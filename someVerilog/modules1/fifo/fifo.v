==> flow/design.v <==
module fifo #(
    parameter BUFFER_SIZE=8,
    parameter ITEM_SIZE=8)
(
    input write_en,
    input read_en,
    input rst,
    input clk,
    input[ITEM_SIZE-1:0] data_in,
    output[ITEM_SIZE-1:0] data_out
);
reg[ITEM_SIZE-1:0] buffer_data [BUFFER_SIZE-1:0];
reg[$clog2(BUFFER_SIZE)-1:0] endPointer = 0;
reg[$clog2(BUFFER_SIZE)-1:0] startPointer = 0;
reg[$clog2(BUFFER_SIZE):0] numItems = 0;
reg[ITEM_SIZE-1:0] data_out_reg;
assign data_out = read_en ? data_out_reg : 8'bz;
always @(posedge clk) begin
    if (rst) begin
        numItems <= 0;
        startPointer <= 0;
        endPointer <= 0;
        data_out_reg <= 8'b0;
    end
    else begin
        if (numItems == 0) begin
            if (write_en) begin
                buffer_data[endPointer] <= data_in;
                endPointer <= endPointer + 1;
                numItems <= numItems + 1;
            end
            data_out_reg <= 8'bz;
        end
        else if (numItems == BUFFER_SIZE) begin
            if (read_en) begin
                data_out_reg = buffer_data[startPointer];
                startPointer = startPointer + 1;
                numItems <= numItems - 1;
            end
        end
        else begin
            if (read_en) begin
                data_out_reg = buffer_data[startPointer];
                startPointer = startPointer + 1;
                numItems <= numItems - 1;
            end
            if (write_en) begin
                buffer_data[endPointer] <= data_in;
                endPointer <= endPointer + 1;
                numItems <= numItems + 1;
            end
        end
    end
end
endmodule   
# ---- Reports on fifo
# Tool output for the design above, in the order of the flow.
# Line numbers count from 1 in the design file above.
# Operators: Yosys type, input widths -> output width; for muxes data width and select width s.
# Library cell names are shortened.
# Not given: --
dict set report setup {
  top {fifo}
  clk_port {clk}
  library {sky130hd}
  corner {tt_025C_1v80}
}

# ---- Word level
# Source: Yosys, flattened and elaborated, memories not mapped. Widths are those after wreduce. Registers that Yosys merges into a memory's read port (data or address) are not register bits. Print and check cells do not count. Equal cells are merged and count once.
# Yosys's memory passes give these memory sizes; they may raise the number of words (mostly to a power of two), join words into wider ones and drop unused or constant bits.
dict set report bits {
  regBits 18
  mem_bits_rw 64
  mem_count 1
  input_bits 12
  word_cells 41
}
dict set report classes {
  add_sub_neg 4
  n_eq 3
  muxes 24
  bitwise 2
  reduce_logical 3
}
# name words width rd wr line_no
set mem_list {}
lappend mem_list {buffer_data 8 8 1 1 12} ;# reg[ITEM_SIZE-1:0] buffer_data [BUFFER_SIZE-1:0];
# cell count
set ops {}
lappend ops {{$mux 8} 10}
lappend ops {{$mux 4} 5}
lappend ops {{$mux 3} 3}
lappend ops {{$add 3x1->3 const B} 2}
lappend ops {{$mux 1} 6}
lappend ops {{$ne 2x2->1 const B} 2}
lappend ops {{$add 4x1->4 const B} 1}
lappend ops {{$sub 4x1->4 const B} 1}
lappend ops {{$eq 4x4->1 const B} 1}
lappend ops {{$logic_not 4->1} 1}
lappend ops {{$reduce_and 2->1} 1}
lappend ops {{$reduce_bool 2->1} 1}
lappend ops {{$or 1x1->1} 1}
lappend ops {{$not 1->1} 1}

# ---- Longest topological paths
# Longest topological path by Yosys (ltp), each cell counted once; first at word level (registers and memories cut), then after technology mapping (sequential cells cut; the memories' decode and read muxes count).
dict set report depth {
  depth_word 5
  abc_area 0
  mapped_depth 7
  ltp_nobuf 6
}

# ---- Synthesis result
# The flow's flattened synthesis, as Yosys stat reports it; memories are mapped. The netlist is that of the ABC_AREA named above (0 if unset); the other value can give another one.
dict set report mapped {
  cells 238
  mapped_area_um2 3358.2
  ffs 82
}
# cell count
set types {}
lappend types {edfxtp_1 64}
lappend types {dfxtp_1 18}
lappend types {mux2i_1 30}
lappend types {o22ai_1 15}
lappend types {nor3_1 18}
lappend types {nor2_1 18}
lappend types {ha_1 4}
lappend types {nand3_1 9}
lappend types {xor2_1 4}
lappend types {nand2_1 9}
lappend types {nand2b_1 4}
lappend types {buf_4 3}
lappend types {clkbuf_1 6}
lappend types {mux4_2 1}
lappend types {nor4b_1 2}
lappend types {a21oi_1 3}
lappend types {buf_2 3}
lappend types {nand3b_1 2}
# Other cell types: 23; their cells: 25.

# ---- Worst setup path after synthesis
# Path of least setup slack by OpenSTA after synthesis, without wires, with an ideal clock, recovery checks aside; 20% of the period is set as input and as output delay. Where synthesis merged equal registers, the netlist keeps one of their names.
dict set report synth_path {
  kind {input-to-reg}
  from {input port write_en}
  to {memory buffer_data[6][0]}
  tclk_ns 3.8
  setup_ns 0.398
  arrival_ns 2.047
  t_required_ns 3.402
  setup_slack_ns 1.356
  path_delay_ns 1.685
  driving_pins 3
  n_path_buf 1
  synth_period_reached_ns 2.444
}
# "path_delay_ns" is the arrival time less input delay plus setup time.
# "driving_pins" counts driving pins, that of a launching flip-flop among them; a cell with two outputs on the path counts twice.
# "synth_period_reached_ns" = period - worst setup slack (recovery checks aside). The figure is calculated, with input and output delays left at 20% of the set period.
# The rows between start and end are the longest chain of elaborated cells between them; the timing report does not say that the signal goes this way. Where chains are equally long, one stands for them.
# A line is the first line of the expression or statement that the cell stems from. Yosys adds cells for indexed reads and writes and turns some case tables into memories.
# The path ends at the enable pin of a flip-flop; only ways to that pin are counted.
dict set report synth_between {
  path_cell_list {buf_2 -> nand3_1 -> nor4b_1}
  elab_chain_len 5
}
# element line_no
set synth_rtl {}
lappend synth_rtl {{start: declaration} 5} ;# input write_en,
lappend synth_rtl {{$mux 1} 47} ;# if (write_en) begin
lappend synth_rtl {{$mux 1} 34} ;# else if (numItems == BUFFER_SIZE) begin
lappend synth_rtl {{$mux 1} 26} ;# if (numItems == 0) begin
lappend synth_rtl {{$mux 1} 19} ;# if (rst) begin
lappend synth_rtl {{$or 1x1->1} --}
lappend synth_rtl {{end: declaration} 12} ;# reg[ITEM_SIZE-1:0] buffer_data [BUFFER_SIZE-1:0];

# ---- Timing after layout
# Path of least setup slack in the final report of run 1 (OpenROAD, finished layout, wires in). Where an end is a register, its clock arrival counts in the times.
dict set report layout_path {
  kind {input-to-reg}
  from {input port write_en}
  to {memory buffer_data[0][6]}
  tclk_ns 4.39
  setup_ns 0.30
  arrival_ns 2.91
  t_required_ns 4.42
  setup_slack_ns 1.51
  driving_pins 5
  n_path_buf 3
}
# The rows between start and end are the longest chain of elaborated cells between them; the timing report does not say that the signal goes this way. Where chains are equally long, one stands for them.
# The path ends at the enable pin of a flip-flop; only ways to that pin are counted.
dict set report layout_between {
  path_cell_list {clkdlybuf4s50_1 -> buf_2 -> nand2_1 -> nor4b_2 -> buf_2}
  elab_chain_len 5
}
# element line_no
set layout_rtl {}
lappend layout_rtl {{start: declaration} 5} ;# input write_en,
lappend layout_rtl {{$mux 1} 47} ;# if (write_en) begin
lappend layout_rtl {{$mux 1} 34} ;# else if (numItems == BUFFER_SIZE) begin
lappend layout_rtl {{$mux 1} 26} ;# if (numItems == 0) begin
lappend layout_rtl {{$mux 1} 19} ;# if (rst) begin
lappend layout_rtl {{$or 1x1->1} --}
lappend layout_rtl {{end: declaration} 12} ;# reg[ITEM_SIZE-1:0] buffer_data [BUFFER_SIZE-1:0];

; Design fifo on sky130hd. What follows are 2 stored runs of the flow, each under its own settings; their order means nothing. The constraints put input and output delay at 20% of the set period each and load the outputs with 0.01 pF.
; "period_reached_ns": clock period set for the run, less the worst setup slack. It is reckoned from that one timing run; input and output delays stay at 20% of the period that was set.
; By "worst_setup_path_time_ns" is meant the share of the clock period that the worst setup path is allowed (20% is reserved at inputs, 20% at outputs), minus its slack. Clock arrival times at its registers enter into it.

[run 1: settings]
period_ns = 4.39
CORE_UTILIZATION = 25
PLACE_DENSITY_LB_ADDON = 0.07
CELL_PAD_IN_SITES_DETAIL_PLACEMENT = 1
GPL_TIMING_DRIVEN = 0
CTS_CLUSTER_SIZE = 88
CAP_MARGIN = 20
CORE_MARGIN = 2
SLEW_MARGIN = 20
[run 1: results]
total_die_area_um2 = 14376.0
worst_setup_path_time_ns = 2.01
critical_path_kind = input-to-reg
yosys_chip_area_um2 = 3358.2
util_frac = 0.316
worstSetupSlack_ns = 1.506
period_reached_ns = 2.884

[run 2: settings]
period_ns = 1.6
CORE_UTILIZATION = 38
PLACE_DENSITY = 0.44
HOLD_SLACK_MARGIN = 0.01
CELL_PAD_IN_SITES_DETAIL_PLACEMENT = 2
ABC_AREA = 0
GPL_TIMING_DRIVEN = 1
GPL_ROUTABILITY_DRIVEN = 1
CTS_CLUSTER_SIZE = 93
CTS_CLUSTER_DIAMETER = 351
SLEW_MARGIN = 5
CAP_MARGIN = 20
CORE_MARGIN = 2
[run 2: results]
worst_setup_path_time_ns = 1.74
critical_path_kind = reg-to-reg
util_frac = 0.54
worstSetupSlack_ns = -0.137
total_die_area_um2 = 9605.0
yosys_chip_area_um2 = 3358.2
period_reached_ns = 1.737
