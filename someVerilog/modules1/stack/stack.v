==> flow/design.v <==
module stack #(
    parameter SIZE = 8,
    parameter DATA_WIDTH = 8)
(
    input clk,
    input rst,
    input push,
    input pop,
    input[DATA_WIDTH-1:0] data_in,
    output[DATA_WIDTH-1:0] data_out,
    output empty,
    output full
);
reg[DATA_WIDTH-1:0] stack_data [SIZE-1:0];
reg[$clog2(SIZE)-1:0] stackPointer;
assign full = (stackPointer == 3'b111);
assign empty = (stackPointer == 3'b000);
reg[DATA_WIDTH-1:0] data_out_reg;
assign data_out = data_out_reg;
always @(posedge clk) begin
    if (rst) begin
        data_out_reg <= 8'bz;
        stackPointer <= 0;
    end
    else begin
        if (pop) begin
            if (!empty) begin
                data_out_reg <= stack_data[stackPointer - 1];
                stackPointer <= stackPointer - 1;
            end
            else begin
                data_out_reg = 8'bz;
            end
        end
        else if (push) begin
            if (!full) begin
                stack_data[stackPointer] <= data_in;
                stackPointer <= stackPointer + 1;
            end
            else begin
                data_out_reg = 8'bz;
            end
        end
    end
end
endmodule
Reports on stack
The steps from the RTL of stack to its reports follow in flow order.
Lines are those of the file above, counted from 1.
{ "inputs": {"top": "stack", "clock_port": "clk", "library": "sky130hd", "pvt_corner": "tt_025C_1v80"} }

Word-level counts
Source: Yosys, flattened and elaborated, memories not mapped. Widths are those after wreduce. Registers that Yosys merges into a memory's read port (data or address) are not register bits. Print and check cells do not count. Equal cells are merged and count once.
Yosys's memory passes give these memory sizes; they may raise the number of words (mostly to a power of two), join words into wider ones and drop unused or constant bits.
{ "bits": {"regBits": 11, "mem_bits_rw": 64, "memories": 1, "inputBits": 12, "output_inout_bits": 10, "wordCells": 35} }
{ "op_classes": {"addsub": 2, "eq_ne": 3, "muxes": 21, "reduce_and_logical": 6} }
{ "memory_table": {"columns": ["memory", "words", "width", "read_ports", "wr", "line_no", "source"], "rows": [
  ["stack_data", 8, 8, 1, 1, 14, "reg[DATA_WIDTH-1:0] stack_data [SIZE-1:0];"]
]} }
{ "ops": {"columns": ["op", "n"], "rows": [
  ["8-bit 2-to-1 mux", 9],
  ["3-bit 2-to-1 mux", 8],
  ["3-bit nonzero test", 2],
  ["2-bit inequality test with constant B", 2],
  ["1-bit 2-to-1 mux", 4],
  ["3-bit by 1-bit adder with 3-bit output with constant B", 1],
  ["3-bit by 1-bit subtractor with 3-bit output with constant B", 1],
  ["3-bit equality test with constant B", 1],
  ["3-bit logical NOT", 1],
  ["3-bit AND reduction", 1],
  ["2-bit AND reduction", 1],
  ["2-bit nonzero test", 1]
]} }

Logic depth
Yosys ltp: most cells in a row. Word level: on the elaborated netlist, between registers, memories and ports. Mapped: between sequential cells and ports; inverters and the memories' decode and read muxes count.
{ "depth": {"word_depth": 5, "ABC_AREA": 0, "ltp_mapped": 8, "mapped_depth_nobuf": 6} }

Netlist
Source: synth_stat.txt of the flow (Yosys; design flattened, memories mapped). It holds for the ABC_AREA given above (unset counts as 0); a run with the other value may have another netlist.
{ "types": {"columns": ["cell", "n", "type_area_um2"], "rows": [
  ["sky130_fd_sc_hd__edfxtp_1", 72, 2.16E+03],
  ["sky130_fd_sc_hd__mux4_1", 9, 236.477],
  ["sky130_fd_sc_hd__mux4_2", 7, 157.651],
  ["sky130_fd_sc_hd__mux2_2", 8, 90.086],
  ["sky130_fd_sc_hd__dfxtp_1", 3, 60.058],
  ["sky130_fd_sc_hd__ha_1", 4, 50.048],
  ["sky130_fd_sc_hd__nor2_1", 7, 26.275],
  ["sky130_fd_sc_hd__buf_12", 1, 20.019],
  ["sky130_fd_sc_hd__nand2_1", 5, 18.768],
  ["sky130_fd_sc_hd__xor2_2", 1, 16.266],
  ["sky130_fd_sc_hd__buf_2", 3, 15.014],
  ["sky130_fd_sc_hd__inv_1", 4, 15.014],
  ["sky130_fd_sc_hd__nand3_1", 3, 15.014],
  ["sky130_fd_sc_hd__o211ai_1", 2, 15.014],
  ["sky130_fd_sc_hd__nand2b_1", 2, 12.512],
  ["sky130_fd_sc_hd__nor2b_1", 2, 12.512],
  ["sky130_fd_sc_hd__buf_6", 1, 11.261],
  ["sky130_fd_sc_hd__a21oi_1", 2, 10.01]
]} }
Other cell types: 9; their cells: 10.
{ "synth_totals": {"cell_count": 146, "area_um2": 3014.1, "sequential_area_um2": 2222.1, "ff_cells": 75, "buf_cells": 6} }

Path before layout
Path of least setup slack by OpenSTA after synthesis, without wires, with an ideal clock, recovery checks aside; 20% of the period is set as input and as output delay. Where synthesis merged equal registers, the netlist keeps one of their names.
{ "synth_timing": {"path_type": "register to register", "from": "register stackPointer[0]", "to": "register data_out_reg[0]", "clock_period_ns": 2.65, "setup_time_ns": 0.260, "t_first_pin_ns": 0.000, "t_arrival_ns": 2.014, "t_required_ns": 2.390, "slack_ns": 0.376, "path_delay_ns": 2.274, "driving_pins": 9, "path_buffers": 4, "period_less_setup_slack_ns": 2.274} }
"path_delay_ns" is the arrival time less input delay plus setup time.
"driving_pins": output pins that drive a net of the path, with the launching flip-flop's if there is one; two outputs of one cell count as two.
"period_less_setup_slack_ns" is the clock period less the worst setup slack; recovery checks do not enter. This is arithmetic on one report: input and output delays are still those of the set period (20% each).
Between the ends stands the longest chain of elaborated cells between them, by number of cells; it is not shown to be the way that was timed. Of several equally long chains one is given.
Each line given opens the expression or statement behind the cell; cells for indexed reads and writes are added by Yosys, which also makes memories of some case tables.
The chain passes a memory read, where the word-level depth is cut; so it can be longer than that depth.
At most two assigning lines are given for a register; there are more.
Ways into the end's enable are left out, as the timed path ends at the data pin.
{ "synth_via": {"path_cell_list": "sky130_fd_sc_hd__dfxtp_1 > sky130_fd_sc_hd__buf_6 > sky130_fd_sc_hd__buf_12 > sky130_fd_sc_hd__inv_1 > sky130_fd_sc_hd__ha_1 > sky130_fd_sc_hd__clkbuf_1 > sky130_fd_sc_hd__buf_2 > sky130_fd_sc_hd__mux4_2 > sky130_fd_sc_hd__mux2_2", "elab_chain_cells": 5, "cells_between": 9, "cone_classes": "add/sub: 1; eq/ne: 1; mux: 5; reduce/logical: 1; memory: 1"} }
{ "synth_lines": {"columns": ["item", "line_no", "source"], "rows": [
  ["start: declaration", 15, "reg[$clog2(SIZE)-1:0] stackPointer;"],
  ["start: assignment", 29, "stackPointer <= stackPointer - 1;"],
  ["start: assignment", 38, "stackPointer <= stackPointer + 1;"],
  ["3-bit by 1-bit subtractor with 3-bit output", 28, "data_out_reg <= stack_data[stackPointer - 1];"],
  ["memory 8 x 8 bit", 14, "reg[DATA_WIDTH-1:0] stack_data [SIZE-1:0];"],
  ["8-bit 2-to-1 mux", 27, "if (!empty) begin"],
  ["8-bit 2-to-1 mux", 26, "if (pop) begin"],
  ["8-bit 2-to-1 mux", 21, "if (rst) begin"],
  ["end: assignment", 22, "data_out_reg <= 8'bz;"],
  ["end: assignment", 28, null],
  ["end: declaration", 18, "reg[DATA_WIDTH-1:0] data_out_reg;"]
]} }

Timing after layout
Path of least setup slack in the final report of stored run 1 (OpenROAD, finished layout, wires in). Where an end is a register, its clock arrival counts in the times.
{ "layout_timing": {"path_type": "register to register", "from": "register stackPointer[0]", "to": "register data_out_reg[1]", "clock_period_ns": 1.75, "setup_time_ns": 0.24, "t_first_pin_ns": 0.34, "t_arrival_ns": 1.89, "t_required_ns": 1.86, "slack_ns": -0.03, "driving_pins": 7, "path_buffers": 2} }
Between the ends stands the longest chain of elaborated cells between them, by number of cells; it is not shown to be the way that was timed. Of several equally long chains one is given.
The chain passes a memory read, where the word-level depth is cut; so it can be longer than that depth.
At most two assigning lines are given for a register; there are more.
Ways into the end's enable are left out, as the timed path ends at the data pin.
{ "layout_via": {"path_cell_list": "sky130_fd_sc_hd__dfxtp_2 > sky130_fd_sc_hd__buf_6 > sky130_fd_sc_hd__inv_8 > sky130_fd_sc_hd__ha_4 > sky130_fd_sc_hd__buf_12 > sky130_fd_sc_hd__mux4_1 > sky130_fd_sc_hd__mux2_4", "elab_chain_cells": 5, "cells_between": 9, "cone_classes": "add/sub: 1; eq/ne: 1; mux: 5; reduce/logical: 1; memory: 1"} }
{ "layout_lines": {"columns": ["item", "line_no", "source"], "rows": [
  ["start: declaration", 15, "reg[$clog2(SIZE)-1:0] stackPointer;"],
  ["start: assignment", 29, "stackPointer <= stackPointer - 1;"],
  ["start: assignment", 38, "stackPointer <= stackPointer + 1;"],
  ["3-bit by 1-bit subtractor with 3-bit output", 28, "data_out_reg <= stack_data[stackPointer - 1];"],
  ["memory 8 x 8 bit", 14, "reg[DATA_WIDTH-1:0] stack_data [SIZE-1:0];"],
  ["8-bit 2-to-1 mux", 27, "if (!empty) begin"],
  ["8-bit 2-to-1 mux", 26, "if (pop) begin"],
  ["8-bit 2-to-1 mux", 21, "if (rst) begin"],
  ["end: assignment", 22, "data_out_reg <= 8'bz;"],
  ["end: assignment", 28, null],
  ["end: declaration", 18, "reg[DATA_WIDTH-1:0] data_out_reg;"]
]} }

Subject: flow runs of stack

Hi,

Measured results for stack: 2 stored runs of the Yosys and OpenROAD flow on sky130hd. The settings differ; the order carries no meaning. The constraints put input and output delay at 20% of the set period each and load the outputs with 0.01 pF.
"timing.worst_path_ns": the worst setup path's part of the clock period (all of it between registers, 20% less for each end at a port) less its slack. A launch clock that arrives late makes it longer, a capture clock that arrives late makes it shorter.
[
  {
    "run": "stored run 1",
    "settings": { "period_ns": 1.75, "CAP_MARGIN": 20, "CORE_MARGIN": 2, "CORE_UTILIZATION": 40, "SLEW_MARGIN": 20 },
    "results": { "tns_setup_ns": -0.175, "ws_setup_ns": -0.034, "timing.worst_path_ns": 1.78, "worstPathKind": "register to register", "fin_hold_ws_ns": 0.671, "design_die_area_um2": 8245.5, "finish.stdcell_area_um2": 3968.8, "synthesis_area_um2": 3014.1, "util_frac": 0.544 }
  },
  {
    "run": "stored run 2",
    "settings": { "period_ns": 1.81, "CORE_UTILIZATION": 66, "PLACE_DENSITY_LB_ADDON": 0.04, "CELL_PAD_IN_SITES_DETAIL_PLACEMENT": 1, "ABC_AREA": 1, "GPL_TIMING_DRIVEN": 1, "CTS_CLUSTER_SIZE": 68, "SLEW_MARGIN": 10, "CAP_MARGIN": 20, "CORE_MARGIN": 2 },
    "outcome": "no results, placement failed with DPL-0033"
  }
]

Regards
